==> flow/design.v <==
`timescale 1ns / 1ps
module message_encoder(
    input [9:0] key,
    input [6:0] program,
    input [4:0] pitchshift,
    input clk,
    input mready,
    input ena,
    output reg [7:0] data,
    output reg mstart = 0
    );
    reg [9:0] key_reg = 0;
    reg [9:0] difference;
    reg [4:0] pitchshift_reg = 7;  
    reg [6:0] program_reg = 0;
    reg swifting = 0;  
    always @ (posedge clk) begin
        difference <= key ^ key_reg;  
        if (~ena) begin 
            data <= 0; 
            key_reg <= 0; 
        end else begin
            if (mready) begin
                if (pitchshift_reg != pitchshift) begin  
                    if (key_reg[0]) begin key_reg[0] <= 0; mstart <= 1; data <= {6'd0 + pitchshift_reg, 2'b0}; end
                    else if (key_reg[1]) begin key_reg[1] <= 0; mstart <= 1; data <= {6'd2 + pitchshift_reg, 2'b0}; end
                    else if (key_reg[2]) begin key_reg[2] <= 0; mstart <= 1; data <= {6'd3 + pitchshift_reg, 2'b0}; end
                    else if (key_reg[3]) begin key_reg[3] <= 0; mstart <= 1; data <= {6'd5 + pitchshift_reg, 2'b0}; end
                    else if (key_reg[4]) begin key_reg[4] <= 0; mstart <= 1; data <= {6'd7 + pitchshift_reg, 2'b0}; end
                    else if (key_reg[5]) begin key_reg[5] <= 0; mstart <= 1; data <= {6'd8 + pitchshift_reg, 2'b0}; end
                    else if (key_reg[6]) begin key_reg[6] <= 0; mstart <= 1; data <= {6'd10 + pitchshift_reg, 2'b0}; end
                    else if (key_reg[7]) begin key_reg[7] <= 0; mstart <= 1; data <= {6'd12 + pitchshift_reg, 2'b0}; end
                    else if (key_reg[8]) begin key_reg[8] <= 0; mstart <= 1; data <= {6'd14 + pitchshift_reg, 2'b0}; end
                    else if (key_reg[9]) begin key_reg[9] <= 0; mstart <= 1; data <= {6'd15 + pitchshift_reg, 2'b0}; end
                end else if (difference[0]) begin key_reg[0] <= key[0]; mstart <= 1; data <= key[0] ? {6'd0 + pitchshift_reg, 2'b10}:{6'd0 + pitchshift_reg, 2'b00}; end
                else if (difference[1]) begin key_reg[1] <= key[1]; mstart <= 1; data <= key[1] ? {6'd2 + pitchshift_reg, 2'b10}:{6'd2 + pitchshift_reg, 2'b00}; end
                else if (difference[2]) begin key_reg[2] <= key[2]; mstart <= 1; data <= key[2] ? {6'd3 + pitchshift_reg, 2'b10}:{6'd3 + pitchshift_reg, 2'b00}; end
                else if (difference[3]) begin key_reg[3] <= key[3]; mstart <= 1; data <= key[3] ? {6'd5 + pitchshift_reg, 2'b10}:{6'd5 + pitchshift_reg, 2'b00}; end
                else if (difference[4]) begin key_reg[4] <= key[4]; mstart <= 1; data <= key[4] ? {6'd7 + pitchshift_reg, 2'b10}:{6'd7 + pitchshift_reg, 2'b00}; end
                else if (difference[5]) begin key_reg[5] <= key[5]; mstart <= 1; data <= key[5] ? {6'd8 + pitchshift_reg, 2'b10}:{6'd8 + pitchshift_reg, 2'b00}; end
                else if (difference[6]) begin key_reg[6] <= key[6]; mstart <= 1; data <= key[6] ? {6'd10+ pitchshift_reg, 2'b10}:{6'd10 + pitchshift_reg, 2'b00}; end
                else if (difference[7]) begin key_reg[7] <= key[7]; mstart <= 1; data <= key[7] ? {6'd12+ pitchshift_reg, 2'b10}:{6'd12 + pitchshift_reg, 2'b00}; end
                else if (difference[8]) begin key_reg[8] <= key[8]; mstart <= 1; data <= key[8] ? {6'd14+ pitchshift_reg, 2'b10}:{6'd14 + pitchshift_reg, 2'b00}; end
                else if (difference[9]) begin key_reg[9] <= key[9]; mstart <= 1; data <= key[9] ? {6'd15+ pitchshift_reg, 2'b10}:{6'd15 + pitchshift_reg, 2'b00}; end
                else if (program_reg != program) begin program_reg <= program; mstart <= 1; data <= {program, 1'b1}; end
                else data <= 8'h00;
                pitchshift_reg <= pitchshift;  
            end else mstart <= 0;
        end
    end 
endmodule
`timescale 1ns / 1ps
module midi(
    input clk,
    input [9:0] key,
    input ena,
    input [6:0] program,
    input [4:0] pitchshift,
    output tx
    );
    wire tready, tstart, mready, mstart;
    wire [7:0] data;
    wire [7:0] tbus;
    message_encoder U1(key, program, pitchshift, clk, mready, ena, data, mstart);
    midi_encoder U2(data, mstart, mready, clk, tbus, tready, start);
    uart_tx U3(clk, tbus, tstart, tx, tready);
endmodule
`timescale 1ns / 1ps
module midi_encoder(
    input [7:0] data,
    input mstart,
    input mready,
    input clk,
    output reg [7:0] tbus,
    output tready,
    output reg tstart
    );
    reg working = 0;
    reg [1:0] datasel = 0;
    reg [7:0] data_reg;
    reg [23:0] midi;
    reg [7:0] volume = 64;  
    assign mready = ~working;
    always @ (posedge clk) begin
        if (mstart && ~working) begin
            working <= 1'b1;
            datasel <= 'b0;
            data_reg <= data;
        end else begin
            tstart <= 'b0;
            if (working) begin
                if (tready) begin
                    tstart <= 1'b1;
                    case (datasel)
                        0: tbus <= midi[23:16];
                        1: tbus <= midi[15:8];
                        2: tbus <= midi[7:0];
                        3: tbus <= 'b0;
                    endcase
                    datasel <= datasel + 2'b01;
                end
                else begin
                    if (~tready) tstart <= 'b0;
                    if (datasel == 2'b11) begin
                        working <= 1'b0;
                        datasel <= 1'b0;
                    end
                end
            end
        end
    end
    always @ (*) begin
        if (data_reg[0]) begin
            midi[23:16] = 8'hc0;
            midi[15:8] = data_reg[7:1];
            midi[7:0] = data_reg[7:1];
        end else begin
                case (data_reg[1])
                    0: midi[23:16] = 8'h80;
                    1: midi[23:16] = 8'h90;
                endcase
                midi[15:8] = 8'h32 + data_reg[7:2];
                midi[7:0] = {1'b0, volume[7:1]};
        end   
    end 
endmodule
`timescale 1ns / 1ps
module uart_tx(
    input clk,
    input [7:0] tbus,  
    input start,  
    output tx,
    output ready 
    );
    parameter CD_MAX = 2603, CD_WIDTH = 16;  
    reg [CD_WIDTH-1:0] cd_count = 0;
    reg [3:0] count = 0;
    reg running = 0;
    reg [10:0] shift = 11'h7ff;
    always@(posedge clk) begin
        if (running == 1'b0) begin
            shift <= {2'b11, tbus, 1'b0};
            running <= start;
            cd_count <= 'b0;
            count <= 'b0;
        end else if (cd_count == CD_MAX) begin
            shift <= {1'b1, shift[10:1]};
            cd_count <= 'b0;
            if (count == 4'd10) begin
                running <= 1'b0;
                count <= 'b0;
            end else count <= count + 1'b1;
        end else cd_count <= cd_count + 1'b1;
    end
    assign tx = (running == 1'b1) ? shift[0] : 1'b1;
    assign ready = ((running == 1'b0 && start == 1'b0) || (cd_count == CD_MAX && count == 4'd10)) ? 1'b1 : 1'b0;
endmodule
---- Tool chain data of midi ----
The steps from the RTL of midi to its reports follow in flow order.
Line numbers count from 1 in the design file above.
Library cell names are shortened.
The mark -- stands for no value.
design
  design top .............................. midi
  clock ................................... clk
  library ................................. sky130hd
  timing corner ........................... tt_025C_1v80

---- Word-level counts ----
Source: Yosys, flattened and elaborated, memories not mapped. Widths are those after wreduce. Registers that Yosys merges into a memory's read port (data or address) are not register bits. Print and check cells do not count. Equal cells are merged and count once.
bit counts
  register bits after elaboration ......... 90
  bits of input ports ..................... 24
  output and inout port bits .............. 1
operators by class
  reduce/logical cells .................... 34
  add/sub/neg operators ................... 13
  eq/ne operators ......................... 28
  mux-type cells .......................... 182
  bitwise logic cells ..................... 17
operators by type and width
  operator                                                count
  two-way mux 8 bit                                       24
  two-way mux 1 bit                                       140
  != test 2 bit (second input constant)                   19
  parallel mux 8 bit (select 4 bit)                       1
  adder 4 x 5 -> 6 bit (first input constant)             5
  AND reduction 14 bit                                    2
  two-way mux 2 bit                                       12
  nonzero test 2 bit                                      11
  AND reduction 20 bit                                    1
  AND reduction 18 bit                                    1
  two-way mux 9 bit                                       2
  inverter 1 bit                                          16
  adder 16 x 1 -> 16 bit (second input constant)          1
  equality test 16 x 12 -> 1 bit (second input constant)  1
  AND reduction 16 bit                                    1
  parallel mux 8 bit (select 2 bit)                       1
  nonzero test 13 bit                                     1
  != test 12 x 1 -> 1 bit (second input constant)         1
  AND reduction 12 bit                                    1
  adder 2 x 5 -> 6 bit (first input constant)             2
  adder 3 x 5 -> 6 bit (first input constant)             2
  != test 11 x 1 -> 1 bit (second input constant)         1
  bitwise XOR 10 bit                                      1
  AND reduction 10 bit                                    1
  AND reduction 2 bit                                     4
  AND reduction 8 bit                                     1
  adder 6 x 6 -> 7 bit (first input constant)             1
  != test 7 bit                                           1
Not listed: further kinds 15, cells in them 19.

---- Longest topological paths ----
Depth = most cells in a row (Yosys ltp): at word level without a register or memory, in the mapped netlist without a sequential cell, where the memories' decode and read muxes count.
logic depth
  depth after elaboration ................. 13
  ABC_AREA ................................ 0
  gate-level depth with buffers ........... 9

---- After synthesis ----
Source: synth_stat.txt of the flow (Yosys; design flattened, memories mapped). It holds for the ABC_AREA given above (unset counts as 0); a run with the other value may have another netlist.
Totals and module areas in this step are rounded.
synthesis totals
  buffer cells ............................ 42
  flip-flops .............................. 90
  area of sequential cells ................ 2,172 µm²
  mapped cells ............................ 653
  mapped area ............................. 5,733 µm²
cell types
  cell type  count  total area (µm²)
  edfxtp_1   37     1.11E+03
  dfxtp_1    53     1.06E+03
  xor2_1     34     297.786
  ha_1       20     250.24
  o21ai_0    46     230.221
  nor2_1     60     225.216
  xnor2_1    20     175.168
  nand2_1    46     172.666
  nand3_1    29     145.139
  nor2b_1    19     118.864
  inv_1      31     116.362
  clkbuf_1   29     108.854
  a21oi_1    20     100.096
  mux2i_1    10     100.096
  a221oi_1   9      78.826
  o211ai_1   9      67.565
  nand2b_1   10     62.56
  a21boi_0   8      60.058
Not listed: further types 56, cells in them 163.

---- Timing after synthesis ----
Source: OpenSTA report_checks on the synthesized netlist (no wires, ideal clock, input and output delay 20% of the period each), path of least setup slack; recovery checks are left aside. Register names are those of the netlist, which keeps one name where synthesis merged equal registers.
timing path post-synthesis
  path kind ............................... register to register
  start ................................... reg U1.pitchshift_reg[1]
  end ..................................... reg U1.data[4]
  path buffers ............................ 1
  path delay .............................. 2.484 ns
  arrival time ............................ 2.351 ns
  stages .................................. 10
  time at the first pin ................... 0.000 ns
  path slack .............................. 2.236 ns
  period .................................. 4.72 ns
  synthesis period reached ................ 2.484 ns
"path delay" = arrival - input delay + setup time.
"stages" counts driving pins, that of a launching flip-flop among them; a cell with two outputs on the path counts twice.
"synthesis period reached" is the clock period less the worst setup slack; recovery checks do not enter. This is arithmetic on one report: input and output delays are still those of the set period (20% each).
The rows between start and end are the longest chain of elaborated cells between them; the timing report does not say that the signal goes this way. Where chains are equally long, one stands for them.
Each line given opens the expression or statement behind the cell; cells for indexed reads and writes are added by Yosys, which also makes memories of some case tables.
At most two assigning lines are given for a register; there are more.
on the way, post-synthesis
  cells stage by stage .................... edfxtp_1 -> clkbuf_1 -> inv_1 -> ha_1 -> xor2_1 -> a2111oi_0 -> nor3_1 -> a311o_1 -> a32oi_1 -> a31oi_1
  length of the longest elaborated chain .. 12
  elaborated cells between the ends (all ways) .. 33
ends and longest elaborated chain, post-synthesis
  element               line  source
  start, declared       14    reg [4:0] pitchshift_reg = 7;
  start, assigned       47    pitchshift_reg <= pitchshift;
  adder 4 x 5 -> 6 bit  44    else if (difference[9]) begin key_reg[9] <= key[9]; mstart <= 1; data <= key[9] ? {6'd15+ pitchshift_reg, 2'b1 ...
  two-way mux 8 bit     44
  two-way mux 8 bit     43    else if (difference[8]) begin key_reg[8] <= key[8]; mstart <= 1; data <= key[8] ? {6'd14+ pitchshift_reg, 2'b1 ...
  two-way mux 8 bit     42    else if (difference[7]) begin key_reg[7] <= key[7]; mstart <= 1; data <= key[7] ? {6'd12+ pitchshift_reg, 2'b1 ...
  two-way mux 8 bit     41    else if (difference[6]) begin key_reg[6] <= key[6]; mstart <= 1; data <= key[6] ? {6'd10+ pitchshift_reg, 2'b1 ...
  two-way mux 8 bit     40    else if (difference[5]) begin key_reg[5] <= key[5]; mstart <= 1; data <= key[5] ? {6'd8 + pitchshift_reg, 2'b1 ...
  two-way mux 8 bit     39    else if (difference[4]) begin key_reg[4] <= key[4]; mstart <= 1; data <= key[4] ? {6'd7 + pitchshift_reg, 2'b1 ...
  two-way mux 8 bit     38    else if (difference[3]) begin key_reg[3] <= key[3]; mstart <= 1; data <= key[3] ? {6'd5 + pitchshift_reg, 2'b1 ...
  two-way mux 8 bit     37    else if (difference[2]) begin key_reg[2] <= key[2]; mstart <= 1; data <= key[2] ? {6'd3 + pitchshift_reg, 2'b1 ...
  two-way mux 8 bit     36    else if (difference[1]) begin key_reg[1] <= key[1]; mstart <= 1; data <= key[1] ? {6'd2 + pitchshift_reg, 2'b1 ...
  two-way mux 8 bit     35    end else if (difference[0]) begin key_reg[0] <= key[0]; mstart <= 1; data <= key[0] ? {6'd0 + pitchshift_reg, ...
  two-way mux 8 bit     24    if (pitchshift_reg != pitchshift) begin
  end, assigned         25    if (key_reg[0]) begin key_reg[0] <= 0; mstart <= 1; data <= {6'd0 + pitchshift_reg, 2'b0}; end
  end, assigned         26    else if (key_reg[1]) begin key_reg[1] <= 0; mstart <= 1; data <= {6'd2 + pitchshift_reg, 2'b0}; end
  end, declared         9     output reg [7:0] data,

---- Path in the finished layout ----
From the final timing report of job 2: the path of least setup slack in the routed layout; clock arrival at registers is part of the times.
timing path after layout
  path kind ............................... register to register
  start ................................... reg U1.pitchshift_reg[2]
  end ..................................... reg U1.data[7]
  path slack .............................. -0.56 ns
  stages .................................. 11
  path buffers ............................ 3
  arrival time ............................ 2.49 ns
  period .................................. 1.68 ns
  time at the first pin ................... 0.36 ns
The rows between start and end are the longest chain of elaborated cells between them; the timing report does not say that the signal goes this way. Where chains are equally long, one stands for them.
At most two assigning lines are given for a register; there are more.
on the way, after layout
  cells stage by stage .................... edfxtp_1 -> buf_6 -> buf_6 -> ha_4 -> buf_6 -> mux2_4 -> a311oi_2 -> a211oi_2 -> o21ai_1 -> nor4_1 -> o221a_2
  length of the longest elaborated chain .. 12
  elaborated cells between the ends (all ways) .. 33
ends and longest elaborated chain, after layout
  element               line  source
  start, declared       14    reg [4:0] pitchshift_reg = 7;
  start, assigned       47    pitchshift_reg <= pitchshift;
  adder 4 x 5 -> 6 bit  44    else if (difference[9]) begin key_reg[9] <= key[9]; mstart <= 1; data <= key[9] ? {6'd15+ pitchshift_reg, 2'b1 ...
  two-way mux 8 bit     44
  two-way mux 8 bit     43    else if (difference[8]) begin key_reg[8] <= key[8]; mstart <= 1; data <= key[8] ? {6'd14+ pitchshift_reg, 2'b1 ...
  two-way mux 8 bit     42    else if (difference[7]) begin key_reg[7] <= key[7]; mstart <= 1; data <= key[7] ? {6'd12+ pitchshift_reg, 2'b1 ...
  two-way mux 8 bit     41    else if (difference[6]) begin key_reg[6] <= key[6]; mstart <= 1; data <= key[6] ? {6'd10+ pitchshift_reg, 2'b1 ...
  two-way mux 8 bit     40    else if (difference[5]) begin key_reg[5] <= key[5]; mstart <= 1; data <= key[5] ? {6'd8 + pitchshift_reg, 2'b1 ...
  two-way mux 8 bit     39    else if (difference[4]) begin key_reg[4] <= key[4]; mstart <= 1; data <= key[4] ? {6'd7 + pitchshift_reg, 2'b1 ...
  two-way mux 8 bit     38    else if (difference[3]) begin key_reg[3] <= key[3]; mstart <= 1; data <= key[3] ? {6'd5 + pitchshift_reg, 2'b1 ...
  two-way mux 8 bit     37    else if (difference[2]) begin key_reg[2] <= key[2]; mstart <= 1; data <= key[2] ? {6'd3 + pitchshift_reg, 2'b1 ...
  two-way mux 8 bit     36    else if (difference[1]) begin key_reg[1] <= key[1]; mstart <= 1; data <= key[1] ? {6'd2 + pitchshift_reg, 2'b1 ...
  two-way mux 8 bit     35    end else if (difference[0]) begin key_reg[0] <= key[0]; mstart <= 1; data <= key[0] ? {6'd0 + pitchshift_reg, ...
  two-way mux 8 bit     24    if (pitchshift_reg != pitchshift) begin
  end, assigned         25    if (key_reg[0]) begin key_reg[0] <= 0; mstart <= 1; data <= {6'd0 + pitchshift_reg, 2'b0}; end
  end, assigned         26    else if (key_reg[1]) begin key_reg[1] <= 0; mstart <= 1; data <= {6'd2 + pitchshift_reg, 2'b0}; end
  end, declared         9     output reg [7:0] data,

# Flow runs of midi

Module midi, platform sky130hd: 2 stored runs of the flow (Yosys, OpenROAD) with differing settings, in no particular order. Input and output delays are each 20% of the period that was set; the output load is 0.01 pF.
"reached clock period" means the clock period less the worst setup slack. The figure is calculated, with input and output delays left at 20% of the set period.
By "critical setup path time" is meant the share of the clock period that the worst setup path is allowed (20% is reserved at inputs, 20% at outputs), minus its slack. Clock arrival times at its registers enter into it.
"total power after layout" rests on the timing tool's default activity at the inputs, not on a simulated workload.
Results are given in rounded form.

======== job 1 ========
==> flow/run.sh <==
#!/bin/bash
# the make line also repeats the synthesis and layout settings of config.mk as NAME=value (left out here)
make -C /OpenROAD-flow-scripts/flow DESIGN_CONFIG=/design/flow/config.mk WORK_HOME=/design/flow/orfs CLKGATE_MAP_FILE= finish
==> flow/config.mk <==
export PLATFORM = sky130hd
export DESIGN_NAME = midi
export DESIGN_NICKNAME = midi
export VERILOG_FILES = /design/flow/design.v
export SDC_FILE = /design/flow/constraint.sdc
export NUM_CORES = 4
export LEC_CHECK = 0
export CAP_MARGIN = 20
export CORE_ASPECT_RATIO = 0.89
export CORE_MARGIN = 5
export CORE_UTILIZATION = 48
export CTS_CLUSTER_SIZE = 83
export GPL_ROUTABILITY_DRIVEN = 0
export GPL_TIMING_DRIVEN = 0
export MAX_ROUTING_LAYER = met4
export MIN_ROUTING_LAYER = met2
export PLACE_DENSITY_LB_ADDON = 0.01
export SETUP_SLACK_MARGIN = 0.45
export SLEW_MARGIN = 35
==> flow/constraint.sdc <==
create_clock -name core_clock -period 2.11 [get_ports {clk}]
set_input_delay 0.4220 -clock core_clock [delete_from_list [all_inputs] [get_ports {clk}]]
set_output_delay 0.4220 -clock core_clock [all_outputs]
set_load 0.01 [all_outputs]

-------- job 1 --------
  no final report: routing broke off with GRT-0232

======== job 2 ========
==> flow/run.sh <==
#!/bin/bash
# the make line also repeats the synthesis and layout settings of config.mk as NAME=value (left out here)
make -C /OpenROAD-flow-scripts/flow DESIGN_CONFIG=/design/flow/config.mk WORK_HOME=/design/flow/orfs CLKGATE_MAP_FILE= finish
==> flow/config.mk <==
export PLATFORM = sky130hd
export DESIGN_NAME = midi
export DESIGN_NICKNAME = midi
export VERILOG_FILES = /design/flow/design.v
export SDC_FILE = /design/flow/constraint.sdc
export NUM_CORES = 4
export LEC_CHECK = 0
export CAP_MARGIN = 20
export CORE_MARGIN = 2
export CORE_UTILIZATION = 40
export SLEW_MARGIN = 20
==> flow/constraint.sdc <==
create_clock -name core_clock -period 1.68 [get_ports {clk}]
set_input_delay 0.3360 -clock core_clock [delete_from_list [all_inputs] [get_ports {clk}]]
set_output_delay 0.3360 -clock core_clock [all_outputs]
set_load 0.01 [all_outputs]

-------- measured, job 2 --------
  chip area after synthesis (Yosys) ....... 5,733 µm²
  area inside the die boundary ............ 15,310 µm²
  area of the standard cells in the finished layout .. 8,722 µm²
  utilization after layout ................ 0.626
  lowest setup slack ...................... -0.561 ns
  summed negative setup slack ............. -23.48 ns
  lowest hold slack ....................... 0.440 ns
  total power after layout ................ 0.005161 W
  reached clock period .................... 2.241 ns
  critical setup path time ................ 2.24 ns
  worst setup path kind ................... register to register
